==> flow/design.v <==
module MAC(
	output [16:0] result,
	input [7:0] multiplicand, multiplier,
	input clock, clear
	);
wire [15:0] product;
wire [16:0] temp;
wire [16:0] sum;
reg [16:0] tempSum=17'b0;
reg [1:0] check=2'b0;
Wallace8x8 uut1 (.product(product),.multiplicand(multiplicand),.multiplier(multiplier),.clock(clock),.clear(clear));
cla_adder #(.WIDTH(17)) uut2(.s(sum), .a({1'b0, product}), .b(temp));
always @ (posedge clock, negedge clear)
begin
	if(!clear) 
		tempSum <= 17'b0;
	else begin
		tempSum <= sum;
	end
end
assign result = tempSum;
assign temp = tempSum;
endmodule 
module cla_adder
	#(parameter WIDTH = 8)
	(
	input [WIDTH-1:0] a,
	input [WIDTH-1:0] b,
	output [WIDTH-1:0] s
	);
wire [WIDTH:0] C;
wire [WIDTH-1:0] G, P, SUM;
genvar k;
generate
	for (k=0; k<WIDTH; k=k+1) begin
		FULL_ADDER fa ( 
            .a(a[k]),
            .b(b[k]),
            .cin(C[k]),
            .sum(SUM[k]),
            .carry()
        );
    end
endgenerate
assign C[0] = 1'b0;
genvar n;
generate
	for (n=0; n<WIDTH; n=n+1) begin
		assign G[n] = a[n] & b[n];
		assign P[n] = a[n] | b[n];
		assign C[n+1] = G[n] | (P[n] & C[n]);
    end
endgenerate
assign s = SUM;
endmodule  
module Wallace8x8	(
			output [15:0] product,
			input [7:0] multiplicand, multiplier,
			input clock, clear
			);
integer i, j ; 
wire [63:0] s ,c ;                   
reg p [7:0][7:0];                    
always@(multiplier, multiplicand) 
begin 
		for (i = 0; i <= 7; i = i + 1) 
		     for (j = 0; j <= 7; j = j + 1) 
			p[j][i] <= multiplicand[j] & multiplier[i];	 
end 
HALF_ADDER ha_11 ( .sum(s[0]), .carry(c[0]), .a(p[1][0]), .b( p[0][1])                 );  
FULL_ADDER fa_11 ( .sum(s[1]), .carry(c[1]), .a(p[2][0]), .b( p[1][1]), .cin( p[0][2]) ); 
FULL_ADDER fa_12 ( .sum(s[2]), .carry(c[2]), .a(p[3][0]), .b( p[2][1]), .cin( p[1][2]) ); 
FULL_ADDER fa_13 ( .sum(s[3]), .carry(c[3]), .a(p[4][0]), .b( p[3][1]), .cin( p[2][2]) ); 
FULL_ADDER fa_14 ( .sum(s[4]), .carry(c[4]), .a(p[5][0]), .b( p[4][1]), .cin( p[3][2]) ); 
FULL_ADDER fa_15 ( .sum(s[5]), .carry(c[5]), .a(p[6][0]), .b( p[5][1]), .cin( p[4][2]) ); 
FULL_ADDER fa_16 ( .sum(s[6]), .carry(c[6]), .a(p[7][0]), .b( p[6][1]), .cin( p[5][2]) );  
HALF_ADDER ha_12 ( .sum(s[7]), .carry(c[7]),              .a( p[7][1]), .b  ( p[6][2]) ); 
HALF_ADDER ha_21 ( .sum( s[8] ), .carry( c[8 ]), .a( p[1][3]), .b( p[0][4])                 );  
FULL_ADDER fa_21 ( .sum( s[9] ), .carry( c[9 ]), .a( p[2][3]), .b( p[1][4]), .cin( p[0][5]) ); 
FULL_ADDER fa_22 ( .sum( s[10]), .carry( c[10]), .a( p[3][3]), .b( p[2][4]), .cin( p[1][5]) ); 
FULL_ADDER fa_23 ( .sum( s[11]), .carry( c[11]), .a( p[4][3]), .b( p[3][4]), .cin( p[2][5]) ); 
FULL_ADDER fa_24 ( .sum( s[12]), .carry( c[12]), .a( p[5][3]), .b( p[4][4]), .cin( p[3][5]) ); 
FULL_ADDER fa_25 ( .sum( s[13]), .carry( c[13]), .a( p[6][3]), .b( p[5][4]), .cin( p[4][5]) ); 
FULL_ADDER fa_26 ( .sum( s[14]), .carry( c[14]), .a( p[7][3]), .b( p[6][4]), .cin( p[5][5]) );  
HALF_ADDER ha_22 ( .sum( s[15]), .carry( c[15]),               .a( p[7][4]), .b  ( p[6][5]) ); 
HALF_ADDER ha_31 ( .sum( s[16]), .carry( c[16]), .a( c[0])   , .b ( s[1])                     );  
FULL_ADDER fa_31 ( .sum( s[17]), .carry( c[17]), .a( c[1])   , .b ( s[2])   , .cin ( p[0][3]) ); 
FULL_ADDER fa_32 ( .sum( s[18]), .carry( c[18]), .a( c[2])   , .b ( s[3])   , .cin ( s[8] )   ); 
FULL_ADDER fa_33 ( .sum( s[19]), .carry( c[19]), .a( c[3])   , .b ( s[4])   , .cin ( s[9] )   ); 
FULL_ADDER fa_34 ( .sum( s[20]), .carry( c[20]), .a( c[4])   , .b ( s[5])   , .cin ( s[10])   ); 
FULL_ADDER fa_35 ( .sum( s[21]), .carry( c[21]), .a( c[5])   , .b ( s[6])   , .cin ( s[11])   ); 
FULL_ADDER fa_36 ( .sum( s[22]), .carry( c[22]), .a( c[6])   , .b ( s[7])   , .cin ( s[12])   );  
FULL_ADDER fa_37 ( .sum( s[23]), .carry( c[23]), .a( c[7])   , .b ( p[7][2]), .cin ( s[13])   ); 
HALF_ADDER ha_41 ( .sum( s[24]), .carry( c[24]), .a( c[9] )  , .b( p[0][6])                 );  
FULL_ADDER fa_41 ( .sum( s[25]), .carry( c[25]), .a( c[10])  , .b( p[1][6]), .cin( p[0][7]) ); 
FULL_ADDER fa_42 ( .sum( s[26]), .carry( c[26]), .a( c[11])  , .b( p[2][6]), .cin( p[1][7]) ); 
FULL_ADDER fa_43 ( .sum( s[27]), .carry( c[27]), .a( c[12])  , .b( p[3][6]), .cin( p[2][7]) ); 
FULL_ADDER fa_44 ( .sum( s[28]), .carry( c[28]), .a( c[13])  , .b( p[4][6]), .cin( p[3][7]) ); 
FULL_ADDER fa_45 ( .sum( s[29]), .carry( c[29]), .a( c[14])  , .b( p[5][6]), .cin( p[4][7]) ); 
FULL_ADDER fa_46 ( .sum( s[30]), .carry( c[30]), .a( c[15])  , .b( p[6][6]), .cin( p[5][7]) );  
HALF_ADDER fa_47 ( .sum( s[31]), .carry( c[31]),               .a( p[7][6]), .b  ( p[6][7]) ); 
HALF_ADDER ha_51 ( .sum( s[32]), .carry( c[32]), .a( s[17])  , .b( c[16])                   );  
HALF_ADDER fa_51 ( .sum( s[33]), .carry( c[33]), .a( s[18])  , .b( c[17])                   );  
FULL_ADDER fa_52 ( .sum( s[34]), .carry( c[34]), .a( s[19])  , .b( c[18]), .cin( c[8] )     );  
FULL_ADDER fa_53 ( .sum( s[35]), .carry( c[35]), .a( s[20])  , .b( c[19]), .cin( s[24])     );  
FULL_ADDER fa_54 ( .sum( s[36]), .carry( c[36]), .a( s[21])  , .b( c[20]), .cin( s[25])     );  
FULL_ADDER fa_55 ( .sum( s[37]), .carry( c[37]), .a( s[22])  , .b( c[21]), .cin( s[26])     );  
FULL_ADDER fa_56 ( .sum( s[38]), .carry( c[38]), .a( s[23])  , .b( c[22]), .cin( s[27])     );  
FULL_ADDER fa_57 ( .sum( s[39]), .carry( c[39]), .a( s[14])  , .b( c[23]), .cin( s[28])     );  
HALF_ADDER ha_52 ( .sum( s[40]), .carry( c[40]), .a( s[15])  ,             .b  ( s[29])     );  
HALF_ADDER ha_53 ( .sum( s[41]), .carry( c[41]), .a( p[7][5]),             .b  ( s[30])     );  
HALF_ADDER ha_61 ( .sum( s[42]), .carry( c[42]), .a( s[33])  , .b( c[32])                   ); 
HALF_ADDER ha_62 ( .sum( s[43]), .carry( c[43]), .a( s[34])  , .b( c[33])                   ); 
HALF_ADDER ha_63 ( .sum( s[44]), .carry( c[44]), .a( s[35])  , .b( c[34])                   ); 
FULL_ADDER fa_61 ( .sum( s[45]), .carry( c[45]), .a( s[36])  , .b( c[35]), .cin( c[24])     );  
FULL_ADDER fa_62 ( .sum( s[46]), .carry( c[46]), .a( s[37])  , .b( c[36]), .cin( c[25])     );  
FULL_ADDER fa_63 ( .sum( s[47]), .carry( c[47]), .a( s[38])  , .b( c[37]), .cin( c[26])     );  
FULL_ADDER fa_64 ( .sum( s[48]), .carry( c[48]), .a( s[39])  , .b( c[38]), .cin( c[27])     );  
FULL_ADDER fa_65 ( .sum( s[49]), .carry( c[49]), .a( s[40])  , .b( c[39]), .cin( c[28])     );  
FULL_ADDER fa_66 ( .sum( s[50]), .carry( c[50]), .a( s[41])  , .b( c[40]), .cin( c[29])     );  
FULL_ADDER fa_67 ( .sum( s[51]), .carry( c[51]), .a( s[31])  , .b( c[41]), .cin( c[30])     );  
HALF_ADDER ha_64 ( .sum( s[52]), .carry( c[52]), .a( p[7][7]),             .b  ( c[31])     ); 
HALF_ADDER ha_71 ( .sum( s[53]), .carry( c[53]), .a( s[43])  , .b( c[42])                  ); 
FULL_ADDER fa_71 ( .sum( s[54]), .carry( c[54]), .a( s[44])  , .b( c[43]), .cin ( c[53])   ); 
FULL_ADDER fa_72 ( .sum( s[55]), .carry( c[55]), .a( s[45])  , .b( c[44]), .cin ( c[54])   ); 
FULL_ADDER fa_73 ( .sum( s[56]), .carry( c[56]), .a( s[46])  , .b( c[45]), .cin ( c[55])   ); 
FULL_ADDER fa_74 ( .sum( s[57]), .carry( c[57]), .a( s[47])  , .b( c[46]), .cin ( c[56])   ); 
FULL_ADDER fa_75 ( .sum( s[58]), .carry( c[58]), .a( s[48])  , .b( c[47]), .cin ( c[57])   ); 
FULL_ADDER fa_76 ( .sum( s[59]), .carry( c[59]), .a( s[49])  , .b( c[48]), .cin ( c[58])   ); 
FULL_ADDER fa_77 ( .sum( s[60]), .carry( c[60]), .a( s[50])  , .b( c[49]), .cin ( c[59])   ); 
FULL_ADDER fa_78 ( .sum( s[61]), .carry( c[61]), .a( s[51])  , .b( c[50]), .cin ( c[60])   ); 
FULL_ADDER fa_79 ( .sum( s[62]), .carry( c[62]), .a( s[52])  , .b( c[51]), .cin ( c[61])   ); 
HALF_ADDER ha_72 ( .sum( s[63]), .carry( c[63]),               .a( c[52]), .b   ( c[62])   ); 
assign product = {s[63 : 53],s[42],s[32],s[16],s[0],p[0][0]}; 
endmodule 
module FULL_ADDER(output sum, carry, input a, b, cin); 
assign   sum = a ^ b ^ cin ; 
assign carry = (a & b) | (b & cin) | (cin & a); 
endmodule
module HALF_ADDER(output sum, carry, input a, b); 
assign   sum = a ^ b  ; 
assign carry = (a & b); 
endmodule
### Reports on MAC

Tool output for the design above, in the order of the flow.
Line numbers count from 1 in the design file above.
Cell names lack the library's common part.
The mark - stands for no value.

| inputs | value |
|---|---|
| top | MAC |
| clock port | clock |
| library | sky130hd |
| timing corner | tt_025C_1v80 |

### Word level

Counts by Yosys on the flattened word-level netlist (proc, flatten, opt, wreduce). Print and check cells are left out. Cells with the same type and inputs are merged into one.

| storage and ports | value |
|---|---|
| input port bits | 18 |
| word-level cells | 520 |
| output and inout bits | 17 |
| register bits after elaboration | 17 |

| cells by class | value |
|---|---|
| bitwise operators | 519 |

Operators by type and width:

| kind | number |
|---|---|
| bitwise AND 1 bit | 252 |
| XOR 1 bit | 143 |
| bitwise OR 1 bit | 124 |

### Logic depth

Yosys ltp: most cells in a row. Word level: on the elaborated netlist, between registers, memories and ports. Mapped: between sequential cells and ports; inverters and the memories' decode and read muxes count.

| logic depth | value |
|---|---|
| word-level depth | 43 |
| ABC_AREA | 0 |
| gate-level depth with buffers | 26 |

### After synthesis

The flow's flattened synthesis, as Yosys stat reports it; memories are mapped. The netlist is that of the ABC_AREA named above (0 if unset); the other value can give another one.

Cell types:

| cell | number |
|---|---|
| fa_1 | 62 |
| dfrtp_1 | 17 |
| inv_1 | 90 |
| and2_1 | 46 |
| ha_1 | 17 |
| buf_4 | 17 |
| nand2_1 | 18 |
| xnor2_1 | 1 |
| xor2_1 | 1 |

| synthesis totals | value |
|---|---|
| synthesis area | 2717.6 sq um |
| sequential area | 425.4 sq um |
| cells in the netlist | 269 |
| buffer cells | 17 |
| mapped flip-flops | 17 |

The figures by module come from a second, unflattened synthesis with its own total; it is not the netlist above.

| second synthesis, totals | value |
|---|---|
| cell total of the unflattened synthesis | 248 |
| area total of the unflattened synthesis | 2889.0 sq um |

Rows give one instance, submodules left out.

By module:

| module | area (sq um) | cells | times used |
|---|---|---|---|
| FULL_ADDER | 20.0 | 1 | 64 |
| Wallace8x8 | 520.5 | 80 | 1 |
| cla_adder (WIDTH=17) | 445.4 | 69 | 1 |
| MAC | 429.2 | 18 | 1 |
| HALF_ADDER | 12.5 | 1 | 17 |

### Timing after synthesis

Path of least setup slack by OpenSTA after synthesis, without wires, with an ideal clock, recovery checks aside; 20% of the period is set as input and as output delay. Where synthesis merged equal registers, the netlist keeps one of their names.

| timing post-synthesis | value |
|---|---|
| path kind | input to register |
| start point | input port multiplier[0] |
| end point | register tempSum[16] |
| driving pins on the path | 21 |
| setup time | 0.123 ns |
| delay of the path | 7.228 ns |
| data arrival time | 10.025 ns |
| input delay | 2.920 ns |
| launch time at the first pin | 2.920 ns |
| required time | 14.477 ns |
| slack | 4.452 ns |
| clock period | 14.6 ns |
| period reached after synthesis | 10.148 ns |

"delay of the path" = arrival - input delay + setup time.
"driving pins on the path" counts driving pins, that of a launching flip-flop among them; a cell with two outputs on the path counts twice.
"period reached after synthesis" is the clock period less the worst setup slack; recovery checks do not enter. This is arithmetic on one report: input and output delays are still those of the set period (20% each).
The rows between start and end are the longest chain of elaborated cells between them; the timing report does not say that the signal goes this way. Where chains are equally long, one stands for them.
Each line given opens the expression or statement behind the cell; cells for indexed reads and writes are added by Yosys, which also makes memories of some case tables.

| on the way, post-synthesis | value |
|---|---|
| path through | and2_1 -> fa_1 -> inv_1 -> fa_1 -> fa_1 -> inv_1 -> ha_1 -> ha_1 -> inv_1 -> fa_1 -> fa_1 -> fa_1 -> fa_1 -> fa_1 -> fa_1 -> fa_1 -> fa_1 -> fa_1 -> fa_1 -> fa_1 -> xnor2_1 |
| cells in the longest elaborated chain | 43 |

Ends and longest elaborated chain, post-synthesis:

| item | line | source |
|---|---|---|
| start, declared | 3 | `input [7:0] multiplicand, multiplier,` |
| bitwise AND 1 bit | 68 | `p[j][i] <= multiplicand[j] & multiplier[i];` |
| bitwise AND 1 bit | 138 | `assign carry = (a & b) \| (b & cin) \| (cin & a);` |
| bitwise OR 1 bit x2 | 138 |  |
| bitwise AND 1 bit | 138 |  |
| bitwise OR 1 bit x2 | 138 |  |
| bitwise AND 1 bit | 138 |  |
| bitwise OR 1 bit x2 | 138 |  |
| (+25 left out) | - |  |
| bitwise AND 1 bit | 138 |  |
| bitwise OR 1 bit x2 | 138 |  |
| XOR 1 bit | 141 | `assign   sum = a ^ b  ;` |
| bitwise OR 1 bit | 50 | `assign P[n] = a[n] \| b[n];` |
| bitwise AND 1 bit | 51 | `assign C[n+1] = G[n] \| (P[n] & C[n]);` |
| bitwise OR 1 bit | 51 |  |
| XOR 1 bit | 137 | `assign   sum = a ^ b ^ cin ;` |
| end, assigned | 16 | `tempSum <= 17'b0;` |
| end, assigned | 18 | `tempSum <= sum;` |
| end, declared | 9 | `reg [16:0] tempSum=17'b0;` |

### Worst path after layout

Path of least setup slack in the final report of run A (OpenROAD, finished layout, wires in). Where an end is a register, its clock arrival counts in the times.

| timing post-layout | value |
|---|---|
| path kind | input to register |
| start point | input port multiplier[3] |
| end point | register tempSum[15] |
| clock period | 6.76 ns |
| driving pins on the path | 22 |
| data arrival time | 7.87 ns |
| setup time | 0.10 ns |
| slack | -0.96 ns |
| required time | 6.91 ns |
| launch time at the first pin | 1.35 ns |
| input delay | 1.35 ns |

The rows between start and end are the longest chain of elaborated cells between them; the timing report does not say that the signal goes this way. Where chains are equally long, one stands for them.

| on the way, post-layout | value |
|---|---|
| path through | buf_8 -> and2_4 -> fa_1 -> inv_2 -> fa_1 -> fa_1 -> inv_2 -> ha_4 -> ha_4 -> inv_2 -> fa_2 -> fa_2 -> fa_2 -> fa_2 -> fa_2 -> fa_2 -> fa_2 -> fa_2 -> fa_2 -> fa_2 -> fa_2 -> inv_1 |
| cells in the longest elaborated chain | 39 |

Ends and longest elaborated chain, post-layout:

| item | line | source |
|---|---|---|
| start, declared | 3 | `input [7:0] multiplicand, multiplier,` |
| bitwise AND 1 bit | 68 | `p[j][i] <= multiplicand[j] & multiplier[i];` |
| XOR 1 bit x2 | 137 | `assign   sum = a ^ b ^ cin ;` |
| bitwise AND 1 bit | 138 | `assign carry = (a & b) \| (b & cin) \| (cin & a);` |
| bitwise OR 1 bit x2 | 138 |  |
| XOR 1 bit x2 | 137 |  |
| XOR 1 bit | 141 | `assign   sum = a ^ b  ;` |
| bitwise AND 1 bit | 138 |  |
| (+18 left out) | - |  |
| bitwise OR 1 bit x2 | 138 |  |
| bitwise AND 1 bit | 138 |  |
| bitwise OR 1 bit x2 | 138 |  |
| bitwise AND 1 bit | 138 |  |
| bitwise OR 1 bit x2 | 138 |  |
| XOR 1 bit | 141 |  |
| XOR 1 bit x2 | 137 |  |
| end, assigned | 16 | `tempSum <= 17'b0;` |
| end, assigned | 18 | `tempSum <= sum;` |
| end, declared | 9 | `reg [16:0] tempSum=17'b0;` |

# Flow runs of MAC

Measured data: module MAC, platform sky130hd, 2 stored runs of the flow under differing settings, order arbitrary. Input and output delays are each 20% of the period that was set; the output load is 0.01 pF.
By "achieved period" is meant the clock period of the run minus its worst setup slack. This is arithmetic on one report: input and output delays are still those of the set period (20% each).
"critical path time" is the time allowed to the run's worst setup path (the clock period less input and output delay, where it has them) less its slack. Clock arrival times count: a late capture clock shortens it, a late launch clock lengthens it.
"power consumption": no workload was simulated; the value follows from the tool's default switching activity.
Among the settings, - means not set for that run.

| run | period_ns | CORE_UTILIZATION | SETUP_SLACK_MARGIN | PLACE_DENSITY | CORE_ASPECT_RATIO | GPL_TIMING_DRIVEN | CTS_CLUSTER_SIZE | SLEW_MARGIN | MIN_ROUTING_LAYER | MAX_ROUTING_LAYER | CAP_MARGIN | CORE_MARGIN | PLACE_DENSITY_LB_ADDON | post-route utilization (%) | critical path time (ns) | worst setup path kind | std-cell area (final layout) (sq um) | setup TNS (ns) | achieved period (ns) | post-route worst hold slack (ns) | area of the synthesized netlist (sq um) | worst setup slack after layout (ns) | power consumption (W) | area of the die (sq um) |
|---|---|---|---|---|---|---|---|---|---|---|---|---|---|---|---|---|---|---|---|---|---|---|---|---|
| run A | 6.76 | 66 | -0.21 | 0.4 | 1.03 | 0 | 75 | 25 | met1 | met5 | 20 | 2 | - | 82.8 | 6.37 | input to register | 3241.9 | -2.745 | 7.719 | 0.481 | 2717.6 | -0.959 | 0.001296 | 4646.9 |
| run B | 12.7 | 71 | - | - | 1.32 | 1 | - | 35 | - | - | 20 | 2 | 0.19 | 83.4 | 7.81 | input to register | 3026.7 | 0.000 | 10.354 | 0.475 | 2717.6 | 2.346 | 0.0006309 | 4343.4 |
